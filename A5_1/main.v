==> flow/design.v <==
`timescale 1ns / 1ps
module Majority(
		input wire x,
		input wire y,
		input wire z,
		output reg [2:0]trigger
    );
	wire majority;
	assign majority = (x & y) | (x & z) | (y & z);
	always @*
	begin
		trigger = {majority == x,majority == y,majority == z};
	end
endmodule
`timescale 1ns / 1ps
module X_Register(
		input wire clk,
		input wire trigger,
		input wire [18:0]key,
		input wire load,
		output wire out_reg,
		output wire x_maj
    );
	reg [18:0] x_reg;
	wire [18:0] x_next;
	wire xored;
	assign xored = x_reg[18] ^ x_reg[17] ^ x_reg[16] ^ x_reg[13];
	always @(posedge clk)
	begin
		if (load)
			x_reg = key;
		else if (trigger)
			x_reg = x_next;
	end
	assign x_next = {x_reg[17:0],xored};
	assign x_maj = x_reg[8];
	assign out_reg = x_reg[18];
endmodule
`timescale 1ns / 1ps
module Y_Register(
		input wire clk,
		input wire trigger,
		input wire [21:0]key,
		input wire load,
		output wire out_reg,
		output wire y_maj
    );
	reg [21:0] y_reg;
	wire [21:0] y_next;
	wire xored;
	assign xored = y_reg[21] ^ y_reg[20];
	always @(posedge clk)
	begin
		if (load)
			y_reg = key;
		else if (trigger)
			y_reg = y_next;
	end
	assign y_next = {y_reg[20:0],xored};
	assign y_maj = y_reg[10];
	assign out_reg = y_reg[21];
endmodule
`timescale 1ns / 1ps
module Z_Register(
		input wire clk,
		input wire trigger,
		input wire [22:0]key,
		input wire load,
		output wire out_reg,
		output wire z_maj
    );
	reg [22:0] z_reg;
	wire [22:0] z_next;
	wire xored;
	assign xored = z_reg[22] ^ z_reg[21] ^ z_reg[20] ^ z_reg[7];
	always @(posedge clk)
	begin
		if (load)
			z_reg = key;
		else if (trigger)
			z_reg = z_next;
	end
	assign z_next = {z_reg[21:0],xored};
	assign z_maj = z_reg[10];
	assign out_reg = z_reg[22];
endmodule
`timescale 1ns / 1ps
module main(
	input wire clk,
	input wire load,
	input wire [63:0]key,
	output wire encryption
    );
	wire [2:0]trigger;
	wire x_maj,y_maj,z_maj;
	wire x_out,y_out,z_out;
	wire [0:2] maj_triggers;
	X_Register x_reg(clk,trigger[0],key[18:0],load,x_out,x_maj);
	Y_Register y_reg(clk,trigger[1],key[40:19],load,y_out,y_maj);
	Z_Register z_reg(clk,trigger[2],key[63:41],load,z_out,z_maj);
	Majority maj(x_maj,y_maj,z_maj,trigger);
	assign encryption = x_out ^ y_out ^ z_out;
endmodule
---- Tool chain data of main ----
What the tools print for main, step after step.
Line numbers count from 1 in the design file above.
Cell names lack the library's common part.
Not given: n/a
set-up
  design top .............................. main
  clock port .............................. clk
  standard-cell library ................... sky130hd
  timing corner ........................... tt_025C_1v80

---- After elaboration ----
Source: Yosys, flattened and elaborated, memories not mapped. Widths are those after wreduce. Registers that Yosys merges into a memory's read port (data or address) are not register bits. Print and check cells do not count. Equal cells are merged and count once.
storage and ports
  register bits ........................... 64
  input port bits ......................... 66
operators by class
  reduce/logical cells .................... 3
  bitwise operators ....................... 14
  mux-type cells .......................... 6
  eq/ne operators ......................... 3
operators with widths
  cell                number
  2-to-1 mux 23 bit   2
  2-to-1 mux 22 bit   2
  2-to-1 mux 19 bit   2
  XOR 1 bit           9
  nonzero test 2 bit  3
  == test 1 bit       3
  bitwise AND 1 bit   3
  OR 1 bit            2

---- Longest topological paths ----
Longest topological path by Yosys (ltp), each cell counted once; first at word level (registers and memories cut), then after technology mapping (sequential cells cut; the memories' decode and read muxes count).
depth
  depth after elaboration ................. 6
  ABC_AREA ................................ 0
  depth in mapped cells ................... 4

---- Netlist ----
The flow's flattened synthesis, as Yosys stat reports it; memories are mapped. The netlist is that of the ABC_AREA named above (0 if unset); the other value can give another one.
The area totals of this step are shown rounded.
synthesis totals
  cells in the netlist .................... 158
  flip-flop cells ......................... 64
  sequential part of the area ............. 0.0019 mm²
  cell area after synthesis ............... 0.0029 mm²
cells by type
  cell      number
  edfxtp_1  64
  mux2_2    61
  buf_6     7
  xnor2_1   9
  a21o_1    3
  nand3b_1  3
  or3b_1    2
  nand2_1   4
  o21ai_0   3
  buf_4     1
  nor2_1    1
The figures by module come from a second, unflattened synthesis with its own total; it is not the netlist above.
unflattened totals
  cell total of the unflattened synthesis .. 157
  area total of the unflattened synthesis .. 0.0031 mm²
Rows give one instance, submodules left out.
by module
  module      seq. area (mm²)  times used  area (mm²)  cells
  Z_Register  0.00069          1           0.0011      54
  Y_Register  0.00066          1           0.001       50
  X_Register  0.00057          1           0.0009      45
  Majority    0                1           0.00005     7
  main        0                1           0.000024    1

---- Path before layout ----
OpenSTA on the mapped netlist: ideal clock, no wires. The path of least setup slack (recovery checks aside). Input and output delay are each 20% of the period. Register names are those of the netlist, which keeps one name where synthesis merged equal registers.
timing after synthesis
  kind .................................... input -> register
  from .................................... in load
  to ...................................... reg z_reg.z_reg[0]
  buffers on the path ..................... 2
  path delay .............................. 1.171 ns
  path slack .............................. 0.350 ns
  stages on the path ...................... 3
  launch time at the first pin ............ 0.380 ns
  input delay ............................. 0.380 ns
  clock period ............................ 1.9 ns
  arrival time ............................ 1.172 ns
  synthesis period reached ................ 1.55 ns
"path delay" is the arrival time less input delay plus setup time.
"stages on the path": output pins that drive a net of the path, with the launching flip-flop's if there is one; two outputs of one cell count as two.
"synthesis period reached" = period - worst setup slack (recovery checks aside). The figure is calculated, with input and output delays left at 20% of the set period.
The rows between start and end are the longest chain of elaborated cells between them; the timing report does not say that the signal goes this way. Where chains are equally long, one stands for them.
A line is the first line of the expression or statement that the cell stems from. Yosys adds cells for indexed reads and writes and turns some case tables into memories.
The path ends at the enable pin of a flip-flop; only ways to that pin are counted.
on the way, after synthesis
  path through ............................ buf_4 -> buf_6 -> a21o_1
  cells in the longest elaborated chain ... 1
  elaborated cells on any way between the ends .. 1
  source lines of those cells ............. 0
ends and longest elaborated chain, after synthesis
  element             line  source
  start: declaration  90    input wire load,
  nonzero test 2 bit  n/a
  end: assignment     79    z_reg = key;
  end: assignment     81    z_reg = z_next;
  end: declaration    72    reg [22:0] z_reg;

---- Path in the finished layout ----
From the final timing report of stored run 1: the path of least setup slack in the routed layout; clock arrival at registers is part of the times.
timing after layout
  kind .................................... register -> output
  from .................................... reg y_reg.y_reg[21]
  to ...................................... out encryption
  arrival time ............................ 1.68 ns
  clock period ............................ 2.31 ns
  output delay ............................ 0.46 ns
  buffers on the path ..................... 1
  launch time at the first pin ............ 0.33 ns
  path slack .............................. 0.17 ns
  stages on the path ...................... 4
The rows between start and end are the longest chain of elaborated cells between them; the timing report does not say that the signal goes this way. Where chains are equally long, one stands for them.
on the way, after layout
  path through ............................ edfxtp_1 -> xnor2_1 -> xnor2_1 -> clkdlybuf4s50_1
  cells in the longest elaborated chain ... 2
  elaborated cells on any way between the ends .. 2
  source lines of those cells ............. 1
ends and longest elaborated chain, after layout
  element                 line  source
  start: declaration      48    reg [21:0] y_reg;
  start: assignment       55    y_reg = key;
  start: assignment       57    y_reg = y_next;
  XOR 1 bit (2 in a row)  102   assign encryption = x_out ^ y_out ^ z_out;
  end: declaration        92    output wire encryption

Memo
Re: implementation data of main

Measured results for main: 2 stored runs of the Yosys and OpenROAD flow on sky130hd. The settings differ; the order carries no meaning. The constraints put input and output delay at 20% of the set period each and load the outputs with 0.01 pF.
By "achieved period" is meant the clock period of the run minus its worst setup slack. This is arithmetic on one report: input and output delays are still those of the set period (20% each).
"worst path time" is the time allowed to the run's worst setup path (the clock period less input and output delay, where it has them) less its slack. Clock arrival times count: a late capture clock shortens it, a late launch clock lengthens it.
"overall power": no workload was simulated; the value follows from the tool's default switching activity.
The results are shown rounded.

======== stored run 1 ========
==> flow/run.sh <==
#!/bin/bash
# the make line also repeats the synthesis and layout settings of config.mk as NAME=value (left out here)
make -C /OpenROAD-flow-scripts/flow DESIGN_CONFIG=/design/flow/config.mk WORK_HOME=/design/flow/orfs CLKGATE_MAP_FILE= finish
==> flow/config.mk <==
export PLATFORM = sky130hd
export DESIGN_NAME = main
export DESIGN_NICKNAME = main
export VERILOG_FILES = /design/flow/design.v
export SDC_FILE = /design/flow/constraint.sdc
export NUM_CORES = 4
export LEC_CHECK = 0
export ABC_AREA = 0
export CAP_MARGIN = 20
export CORE_MARGIN = 2
export CORE_UTILIZATION = 42
export CTS_CLUSTER_SIZE = 54
export PLACE_DENSITY_LB_ADDON = 0.02
export SLEW_MARGIN = 30
==> flow/constraint.sdc <==
create_clock -name core_clock -period 2.31 [get_ports {clk}]
set_input_delay 0.4620 -clock core_clock [delete_from_list [all_inputs] [get_ports {clk}]]
set_output_delay 0.4620 -clock core_clock [all_outputs]
set_load 0.01 [all_outputs]

-------- measured, stored run 1 --------
  final worst hold slack .................. 0.55 ns
  worst path time ......................... 1.68 ns
  worst setup path type ................... register -> output
  post-layout utilization ................. 56 %
  area inside the die boundary ............ 0.0075 mm²
  post-route setup TNS .................... 0.000 ns
  achieved period ......................... 2.139 ns
  overall power ........................... 3200 µW
  setup slack of the critical path ........ 0.17 ns
  netlist area reported by Yosys .......... 0.0029 mm²
  standard-cell area after layout ......... 0.0037 mm²

======== stored run 2 ========
==> flow/run.sh <==
#!/bin/bash
# the make line also repeats the synthesis and layout settings of config.mk as NAME=value (left out here)
make -C /OpenROAD-flow-scripts/flow DESIGN_CONFIG=/design/flow/config.mk WORK_HOME=/design/flow/orfs CLKGATE_MAP_FILE= finish
==> flow/config.mk <==
export PLATFORM = sky130hd
export DESIGN_NAME = main
export DESIGN_NICKNAME = main
export VERILOG_FILES = /design/flow/design.v
export SDC_FILE = /design/flow/constraint.sdc
export NUM_CORES = 4
export LEC_CHECK = 0
export CAP_MARGIN = 15
export CELL_PAD_IN_SITES_DETAIL_PLACEMENT = 2
export CORE_ASPECT_RATIO = 1.12
export CORE_MARGIN = 2
export CORE_UTILIZATION = 43
export CTS_CLUSTER_DIAMETER = 397
export GPL_TIMING_DRIVEN = 0
export MIN_ROUTING_LAYER = met2
export PLACE_DENSITY_LB_ADDON = 0.01
export SETUP_SLACK_MARGIN = 0.3
export SLEW_MARGIN = 35
export TNS_END_PERCENT = 10
==> flow/constraint.sdc <==
create_clock -name core_clock -period 1.03 [get_ports {clk}]
set_input_delay 0.2060 -clock core_clock [delete_from_list [all_inputs] [get_ports {clk}]]
set_output_delay 0.2060 -clock core_clock [all_outputs]
set_load 0.01 [all_outputs]

-------- measured, stored run 2 --------
  final worst hold slack .................. 0.50 ns
  worst path time ......................... 1.34 ns
  worst setup path type ................... register -> output
  post-layout utilization ................. 65 %
  area inside the die boundary ............ 0.0073 mm²
  post-route setup TNS .................... -34 ns
  achieved period ......................... 1.548 ns
  overall power ........................... 8300 µW
  setup slack of the critical path ........ -0.52 ns
  netlist area reported by Yosys .......... 0.0029 mm²
  standard-cell area after layout ......... 0.0042 mm²
